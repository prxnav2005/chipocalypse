==> flow/design.v <==
module chip8_keypad(input wire clk, reset, input wire [15:0] keys_raw, output reg key_pressed, output reg [3:0] key_index, output reg [15:0] key_state);
  reg [15:0] prev_key_state;
  integer i;
  always @(posedge clk or posedge reset)
    begin
      if(reset)
        begin
          key_state <= 16'd0;
          key_pressed <= 0;
          key_index <= 4'd0;
          prev_key_state <= 16'd0;
        end
      else
        begin
          key_state <= keys_raw;
          key_pressed <= 0;
          key_index <= 4'd0;
          for(i = 0; i < 16; i = i + 1)
            begin
              if(keys_raw[i] && !prev_key_state[i] && !key_pressed)
                begin
                  key_index <= i;
                  key_pressed <= 1;
                end
            end
          prev_key_state <= keys_raw;
        end
    end
endmodule
Tool chain data of chip8_keypad
Tool output for the design above, in the order of the flow. Lines are those of the file above, counted from 1. Operators carry their Yosys type and port widths (W data, S select, Z words). Not given: --

Top module: chip8_keypad. Clock: clk. Standard-cell library: sky130hd. Corner: tt_025C_1v80.

After elaboration
Counts by Yosys on the flattened word-level netlist (proc, flatten, opt, wreduce; memories kept). Register bits leave out memories and registers merged into their read ports (data or address); mux counts leave out enables and synchronous resets folded into registers. Print and check cells are left out. Cells with the same type and inputs are merged into one.

For muxes and demuxes the number is 31. For reductions and logical operators the number is 49.

Operators by type and width (number): $logic_and A1 B1 Y1 (32); $mux W4 (8); $logic_not A1 Y1 (17); $mux W1 (17); $mux W3 (4); $mux W2 (2).

The figure for word-level cells is 83. The figure for register bits is 21.

Depth
Longest topological path by Yosys (ltp), each cell counted once; first at word level (registers and memories cut), then after technology mapping (sequential cells cut; the memories' decode and read muxes count).

Depth after elaboration: 19. ABC_AREA: 0. The entry for depth in mapped cells reads 4. For depth with buffers taken out the number is 4.

Synthesis result
Yosys stat after the flow's synthesis: flattened, memories mapped to cells. It holds for the ABC_AREA given above (unset counts as 0); a run with the other value may have another netlist. Totals and module areas in this step are rounded.

Cells by type: sky130_fd_sc_hd__dfrtp_1 (number 21, total area 525.504 µm²); sky130_fd_sc_hd__or2b_2 (number 6, total area 52.55 µm²); sky130_fd_sc_hd__nand2b_1 (number 6, total area 37.536 µm²); sky130_fd_sc_hd__a21oi_1 (number 6, total area 30.029 µm²); sky130_fd_sc_hd__nand2b_4 (number 2, total area 27.526 µm²); sky130_fd_sc_hd__nor2b_1 (number 4, total area 25.024 µm²); sky130_fd_sc_hd__or4_4 (number 2, total area 22.522 µm²); sky130_fd_sc_hd__o21ai_0 (number 4, total area 20.019 µm²); sky130_fd_sc_hd__a21oi_2 (number 2, total area 17.517 µm²); sky130_fd_sc_hd__a31oi_1 (number 2, total area 12.512 µm²); sky130_fd_sc_hd__buf_6 (number 1, total area 11.261 µm²); sky130_fd_sc_hd__a211o_2 (number 1, total area 10.01 µm²); sky130_fd_sc_hd__a2111oi_0 (number 1, total area 8.758 µm²); sky130_fd_sc_hd__a211o_1 (number 1, total area 8.758 µm²); sky130_fd_sc_hd__a21o_2 (number 1, total area 8.758 µm²); sky130_fd_sc_hd__a32oi_1 (number 1, total area 8.758 µm²); sky130_fd_sc_hd__and2b_2 (number 1, total area 8.758 µm²); sky130_fd_sc_hd__nand2b_2 (number 1, total area 8.758 µm²).

Not listed: further types 5, cells in them 7.

The figure for sequential area is 530 µm². For mapped flip-flops the number is 21. Synthesis area: 880 µm². Standard cells after synthesis: 70.

Worst setup path after synthesis
Path of least setup slack by OpenSTA after synthesis, without wires, with an ideal clock, recovery checks aside; 20% of the period is set as input and as output delay. Where synthesis merged equal registers, the netlist keeps one of their names.

Kind: reg2reg. From: reg prev_key_state[14]. To: reg key_pressed. Under launch time at the first pin stands 0.000 ns. For library setup time the number is 0.139 ns. Under driving pins on the path stands 5. The entry for delay of the path reads 1.702 ns. For arrival the number is 1.563 ns. Required time: 1.621 ns. Period: 1.76 ns. The entry for slack reads 0.058 ns. Under period reached after synthesis stands 1.702 ns.

"delay of the path" = arrival - input delay + setup time. "driving pins on the path" counts driving pins, that of a launching flip-flop among them; a cell with two outputs on the path counts twice. "period reached after synthesis" = period - worst setup slack (recovery checks aside). The figure is calculated, with input and output delays left at 20% of the set period. Between the ends stands the longest chain of elaborated cells between them, by number of cells; it is not shown to be the way that was timed. Of several equally long chains one is given. A line is the first line of the expression or statement that the cell stems from. Yosys adds cells for indexed reads and writes and turns some case tables into memories. At most two assigning lines are given for a register; there are more.

Path through: sky130_fd_sc_hd__dfrtp_1 > sky130_fd_sc_hd__nand2b_1 > sky130_fd_sc_hd__a21oi_2 > sky130_fd_sc_hd__or4_4 > sky130_fd_sc_hd__or4_4. Length of the longest elaborated chain: 5. For elaborated cells between the ends (all ways) the number is 5. For RTL lines with such cells the number is 1. Classes of those cells: mux: 2; reduce/logical: 3.

Ends and longest elaborated chain, after synthesis: start, declared (line 2) `reg [15:0] prev_key_state;`; start, assigned (line 11) `prev_key_state <= 16'd0;`; start, assigned (line 26) `prev_key_state <= keys_raw;`; $logic_not A1 Y1 (line 20) `if(keys_raw[i] && !prev_key_state[i] && !key_pressed)`; $logic_and A1 B1 Y1 x2 (line 20); $mux W1 x2 (line 20); end, assigned (line 16) `key_pressed <= 0;`; end, assigned (line 23) `key_pressed <= 1;`; end, declared (line 1) `module chip8_keypad(input wire clk, reset, input wire [15:0] keys_raw, output reg key_pressed, output reg [3:0 ...`.

Worst path after layout
From the final timing report of job 1: the path of least setup slack in the routed layout; clock arrival at registers is part of the times.

Kind: reg2reg. From: reg key_pressed. To: reg key_pressed. Required time: 1.80 ns. Period: 1.62 ns. Under launch time at the first pin stands 0.29 ns. For library setup time the number is 0.12 ns. The entry for slack reads -0.02 ns. For arrival the number is 1.82 ns. Under driving pins on the path stands 5.

Between the ends stands the longest chain of elaborated cells between them, by number of cells; it is not shown to be the way that was timed. Of several equally long chains one is given. At most two assigning lines are given for a register; there are more.

Path through: sky130_fd_sc_hd__dfrtp_2 > sky130_fd_sc_hd__buf_4 > sky130_fd_sc_hd__a21oi_2 > sky130_fd_sc_hd__or4_4 > sky130_fd_sc_hd__or4_4. Length of the longest elaborated chain: 18. For elaborated cells between the ends (all ways) the number is 33. For RTL lines with such cells the number is 1. Classes of those cells: mux: 16; reduce/logical: 17.

Ends and longest elaborated chain, post-layout: start, declared (line 1) `module chip8_keypad(input wire clk, reset, input wire [15:0] keys_raw, output reg key_pressed, output reg [3:0 ...`; start, assigned (line 9) `key_pressed <= 0;`; start, assigned (line 16) `key_pressed <= 0;`; $logic_not A1 Y1 (line 20) `if(keys_raw[i] && !prev_key_state[i] && !key_pressed)`; $logic_and A1 B1 Y1 (line 20); $mux W1 x16 (line 20); end, assigned (line 16); end, assigned (line 23) `key_pressed <= 1;`; end, declared (line 1).

Data sheet: physical implementation of chip8_keypad

Measured data: module chip8_keypad, platform sky130hd, 2 stored runs of the flow under differing settings, order arbitrary. Input and output delays are each 20% of the period that was set; the output load is 0.01 pF. "power": no workload was simulated; the value follows from the tool's default switching activity. The measured numbers are rounded.

Files of job 1:
==> flow/run.sh <==
#!/bin/bash
# the make line also repeats the synthesis and layout settings of config.mk as NAME=value (left out here)
make -C /OpenROAD-flow-scripts/flow DESIGN_CONFIG=/design/flow/config.mk WORK_HOME=/design/flow/orfs CLKGATE_MAP_FILE= finish
==> flow/config.mk <==
export PLATFORM = sky130hd
export DESIGN_NAME = chip8_keypad
export DESIGN_NICKNAME = chip8_keypad
export VERILOG_FILES = /design/flow/design.v
export SDC_FILE = /design/flow/constraint.sdc
export NUM_CORES = 4
export LEC_CHECK = 0
export CAP_MARGIN = 35
export CELL_PAD_IN_SITES_GLOBAL_PLACEMENT = 2
export CORE_MARGIN = 2
export CORE_UTILIZATION = 34
export CTS_CLUSTER_SIZE = 94
export SETUP_SLACK_MARGIN = 0.14
export SLEW_MARGIN = 20
==> flow/constraint.sdc <==
create_clock -name core_clock -period 1.62 [get_ports {clk}]
set_input_delay 0.3240 -clock core_clock [delete_from_list [all_inputs] [get_ports {clk}]]
set_output_delay 0.3240 -clock core_clock [all_outputs]
set_load 0.01 [all_outputs]

Results of job 1. The netlist area reported by Yosys stands at 880 µm². The measured die area is 3000 µm². For the std-cell area (final layout) the run shows 1500 µm². The post-layout utilization comes to 59 %. The setup slack of the worst path stands at -0.022 ns. The total negative slack is -0.022 ns. The worst hold slack comes to 0.27 ns. For the power the run shows 1100 uW.

Files of job 2:
==> flow/run.sh <==
#!/bin/bash
# the make line also repeats the synthesis and layout settings of config.mk as NAME=value (left out here)
make -C /OpenROAD-flow-scripts/flow DESIGN_CONFIG=/design/flow/config.mk WORK_HOME=/design/flow/orfs CLKGATE_MAP_FILE= finish
==> flow/config.mk <==
export PLATFORM = sky130hd
export DESIGN_NAME = chip8_keypad
export DESIGN_NICKNAME = chip8_keypad
export VERILOG_FILES = /design/flow/design.v
export SDC_FILE = /design/flow/constraint.sdc
export NUM_CORES = 4
export LEC_CHECK = 0
export CAP_MARGIN = 20
export CELL_PAD_IN_SITES_DETAIL_PLACEMENT = 2
export CORE_MARGIN = 2
export CORE_UTILIZATION = 33
export CTS_CLUSTER_DIAMETER = 182
export GPL_ROUTABILITY_DRIVEN = 1
export GPL_TIMING_DRIVEN = 1
export MAX_ROUTING_LAYER = met5
export MIN_ROUTING_LAYER = met2
export PLACE_DENSITY_LB_ADDON = 0.01
export SLEW_MARGIN = 10
==> flow/constraint.sdc <==
create_clock -name core_clock -period 1.86 [get_ports {clk}]
set_input_delay 0.3720 -clock core_clock [delete_from_list [all_inputs] [get_ports {clk}]]
set_output_delay 0.3720 -clock core_clock [all_outputs]
set_load 0.01 [all_outputs]

Results of job 2. The netlist area reported by Yosys stands at 880 µm². The measured die area is 3100 µm². For the std-cell area (final layout) the run shows 1400 µm². The post-layout utilization comes to 56 %. The setup slack of the worst path stands at 0.016 ns. The total negative slack is 0.000 ns. The worst hold slack comes to 0.23 ns. For the power the run shows 950 uW.
